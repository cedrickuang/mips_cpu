==> flow/design.v <==
`timescale 1ns / 1ps
module register(
    input [3:0] read_reg_1,
    input [3:0] read_reg_2,
    input [3:0] write_reg,
    input [15:0] write_data,
    input reg_write,
    input clk,
    input rst,
    output reg [15:0] read_data_1,
    output reg [15:0] read_data_2
    );
reg [15:0] registers[15:0];
always@(posedge clk or posedge rst)
begin
    if (rst)
    begin
        read_data_1 <= 0;
        read_data_2 <= 0;
    end
    else
    begin
        if (reg_write)
        begin
            registers[write_reg] <= write_data;
            read_data_1 <= 0;
            read_data_2 <= 0;
        end
        else
        begin
            read_data_1 <= registers[read_reg_1];
            read_data_2 <= registers[read_reg_2];
        end
    end
end
endmodule
### From RTL to reports: register

What the tools print for register, step after step.
Line numbers count from 1 in the design file above.
Operators: Yosys type, input widths -> output width; for muxes data width and select width s.
Not given: -

* top: register
* clock: clk
* standard-cell library: sky130hd
* corner: tt_025C_1v80

### Elaborated design

Counts by Yosys on the flattened word-level netlist (proc, flatten, opt, wreduce). Print and check cells are left out. Cells with the same type and inputs are merged into one.

* bits in registers: 288
* bits in latches: 0
* bits in writable memories: 0
* bits in read-only memories: 0
* word width x clocked read ports: 0
* memory cells: 0
* bits of input ports: 31
* output and inout port bits: 32
* word-level cells: 87

* add/subtract/negate cells: 0
* $mul: 0
* divide/modulo/power cells: 0
* order comparisons: 0
* equality and inequality tests: 45
* shift-type cells: 0
* muxes and demuxes: 4
* bitwise operators: 1
* reductions and logical operators: 19

Operator list (number)
* $pmux 16 s16: 2
* $eq 4x4->1 const B: 24
* $reduce_and 3->1: 16
* $eq 4x3->1 const B: 12
* $mux 16: 2
* $eq 4x2->1 const B: 6
* $eq 4x1->1 const B: 3
* $logic_not 4->1: 3
* $not 1->1: 1

### Depth

Longest topological path by Yosys (ltp), each cell counted once; first at word level (registers and memories cut), then after technology mapping (sequential cells cut; the memories' decode and read muxes count).

* depth after elaboration: 3
* ABC_AREA: 1
* gate-level depth with buffers: 10
* mapped depth without buffers: 9

### Netlist

Yosys stat after the flow's synthesis: flattened, memories mapped to cells. It holds for the ABC_AREA given above (unset counts as 0); a run with the other value may have another netlist.
The area totals of this step are shown rounded.

* cells in the netlist: 1479
* synthesis area: 14000 um^2
* sequential area: 8500 um^2
* mapped flip-flops: 288
* buffer cells: 88

Cell types (number)
* sky130_fd_sc_hd__edfxtp_1: 256
* sky130_fd_sc_hd__nand3_1: 358
* sky130_fd_sc_hd__nand2_1: 464
* sky130_fd_sc_hd__nor2_1: 224
* sky130_fd_sc_hd__dfrtp_1: 32
* sky130_fd_sc_hd__buf_2: 55
* sky130_fd_sc_hd__o21ai_0: 32
* sky130_fd_sc_hd__clkbuf_1: 24
* sky130_fd_sc_hd__inv_1: 17
* sky130_fd_sc_hd__buf_4: 7
* sky130_fd_sc_hd__nor2_2: 8
* sky130_fd_sc_hd__buf_1: 2

### Worst setup path after synthesis

Source: OpenSTA report_checks on the synthesized netlist (no wires, ideal clock, input and output delay 20% of the period each), path of least setup slack; recovery checks are left aside. Register names are those of the netlist, which keeps one name where synthesis merged equal registers.

* kind: input-to-reg
* start: input port reg_write
* end: register registers[11][0]
* clock period: 4300 ps
* library setup time: 388 ps
* launch time at the first pin: 860 ps
* data arrival time: 1963 ps
* setup slack: 1949 ps
* path delay: 1491 ps
* driving pins on the path: 4
* synthesis period reached: 2351 ps

"path delay" = arrival - input delay + setup time.
"driving pins on the path" counts driving pins, that of a launching flip-flop among them; a cell with two outputs on the path counts twice.
"synthesis period reached" is the clock period less the worst setup slack; recovery checks do not enter. This is arithmetic on one report: input and output delays are still those of the set period (20% each).
Between the ends stands the longest chain of elaborated cells between them, by number of cells; it is not shown to be the way that was timed. Of several equally long chains one is given.
A line is the first line of the expression or statement that the cell stems from. Yosys adds cells for indexed reads and writes and turns some case tables into memories.

* path through: sky130_fd_sc_hd__inv_1 -> sky130_fd_sc_hd__nor2_1 -> sky130_fd_sc_hd__nand3_1 -> sky130_fd_sc_hd__nor2_1
* cells in the longest elaborated chain: 1
* elaborated cells on any way between the ends: 1
* RTL lines with such cells: 0
* those cells by class: reduce/logical (1)

Ends and longest elaborated chain, post-synthesis
* start: declaration: RTL line 7 `input reg_write,`
* $reduce_and 3->1
* end: assignment: RTL line 25 `registers[write_reg] <= write_data;`
* end: declaration: RTL line 13 `reg [15:0] registers[15:0];`

### Worst path after layout

Path of least setup slack in the final report of entry A (OpenROAD, finished layout, wires in). Where an end is a register, its clock arrival counts in the times.
The report prints the path's times to 10 ps; the period is as set.

* kind: input-to-reg
* start: input port reg_write
* end: register registers[5][2]
* clock period: 4800 ps
* library setup time: 370 ps
* launch time at the first pin: 960 ps
* data arrival time: 3140 ps
* setup slack: 1840 ps
* driving pins on the path: 5

Between the ends stands the longest chain of elaborated cells between them, by number of cells; it is not shown to be the way that was timed. Of several equally long chains one is given.

* path through: sky130_fd_sc_hd__clkdlybuf4s50_1 -> sky130_fd_sc_hd__inv_1 -> sky130_fd_sc_hd__nor2_1 -> sky130_fd_sc_hd__nand3_1 -> sky130_fd_sc_hd__nor2_2
* cells in the longest elaborated chain: 1
* elaborated cells on any way between the ends: 1
* RTL lines with such cells: 0
* those cells by class: reduce/logical (1)

Ends and longest elaborated chain, post-layout
* start: declaration: RTL line 7 `input reg_write,`
* $reduce_and 3->1
* end: assignment: RTL line 25 `registers[write_reg] <= write_data;`
* end: declaration: RTL line 13 `reg [15:0] registers[15:0];`

Add stored flow runs of register

2 stored runs of register in the flow (synthesis by Yosys, layout by OpenROAD, sky130hd cells), in arbitrary order. Constraints: input delay and output delay 20% of the set period each, output load 0.01 pF.
"worst setup path time" is the time allowed to the run's worst setup path (the clock period less input and output delay, where it has them) less its slack. Clock arrival times count: a late capture clock shortens it, a late launch clock lengthens it.
"total power of the final layout" rests on the timing tool's default activity at the inputs, not on a simulated workload.
"worst setup path time" is given in steps of 10 ps.
The results are shown rounded.

### Entry A

==> flow/run.sh <==
#!/bin/bash
# the make line also repeats the synthesis and layout settings of config.mk as NAME=value (left out here)
make -C /OpenROAD-flow-scripts/flow DESIGN_CONFIG=/design/flow/config.mk WORK_HOME=/design/flow/orfs CLKGATE_MAP_FILE= finish
==> flow/config.mk <==
export PLATFORM = sky130hd
export DESIGN_NAME = register
export DESIGN_NICKNAME = register
export VERILOG_FILES = /design/flow/design.v
export SDC_FILE = /design/flow/constraint.sdc
export NUM_CORES = 4
export LEC_CHECK = 0
export ABC_AREA = 1
export CAP_MARGIN = 20
export CELL_PAD_IN_SITES_DETAIL_PLACEMENT = 0
export CORE_ASPECT_RATIO = 1.28
export CORE_MARGIN = 2
export CORE_UTILIZATION = 49
export CTS_CLUSTER_DIAMETER = 273
export GPL_ROUTABILITY_DRIVEN = 1
export GPL_TIMING_DRIVEN = 0
export PLACE_DENSITY_LB_ADDON = 0.25
export SETUP_SLACK_MARGIN = 0.45
export SLEW_MARGIN = 20
export TNS_END_PERCENT = 85
==> flow/constraint.sdc <==
create_clock -name core_clock -period 4.8 [get_ports {clk}]
set_input_delay 0.9600 -clock core_clock [delete_from_list [all_inputs] [get_ports {clk}]]
set_output_delay 0.9600 -clock core_clock [all_outputs]
set_load 0.01 [all_outputs]

Results of entry A:
- Utilization: 58 %
- Setup TNS: 0 ps
- Chip area after synthesis (Yosys): 14000 um^2
- Area of the die: 29000 um^2
- Worst setup path time: 2000 ps
- Class of the worst setup path: input-to-reg
- Setup slack of the critical path: 1800 ps
- Total power of the final layout: 5.7 mW

### Entry B

==> flow/run.sh <==
#!/bin/bash
# the make line also repeats the synthesis and layout settings of config.mk as NAME=value (left out here)
make -C /OpenROAD-flow-scripts/flow DESIGN_CONFIG=/design/flow/config.mk WORK_HOME=/design/flow/orfs CLKGATE_MAP_FILE= finish
==> flow/config.mk <==
export PLATFORM = sky130hd
export DESIGN_NAME = register
export DESIGN_NICKNAME = register
export VERILOG_FILES = /design/flow/design.v
export SDC_FILE = /design/flow/constraint.sdc
export NUM_CORES = 4
export LEC_CHECK = 0
export ABC_AREA = 1
export CAP_MARGIN = 20
export CORE_MARGIN = 2
export CORE_UTILIZATION = 27
export GPL_ROUTABILITY_DRIVEN = 1
export PLACE_DENSITY_LB_ADDON = 0.15
export SETUP_SLACK_MARGIN = 0.78
export SLEW_MARGIN = 10
export TNS_END_PERCENT = 80
==> flow/constraint.sdc <==
create_clock -name core_clock -period 4.54 [get_ports {clk}]
set_input_delay 0.9080 -clock core_clock [delete_from_list [all_inputs] [get_ports {clk}]]
set_output_delay 0.9080 -clock core_clock [all_outputs]
set_load 0.01 [all_outputs]

Results of entry B:
- Utilization: 33 %
- Setup TNS: 0 ps
- Chip area after synthesis (Yosys): 14000 um^2
- Area of the die: 52000 um^2
- Worst setup path time: 2150 ps
- Class of the worst setup path: input-to-reg
- Setup slack of the critical path: 1500 ps
- Total power of the final layout: 6.4 mW
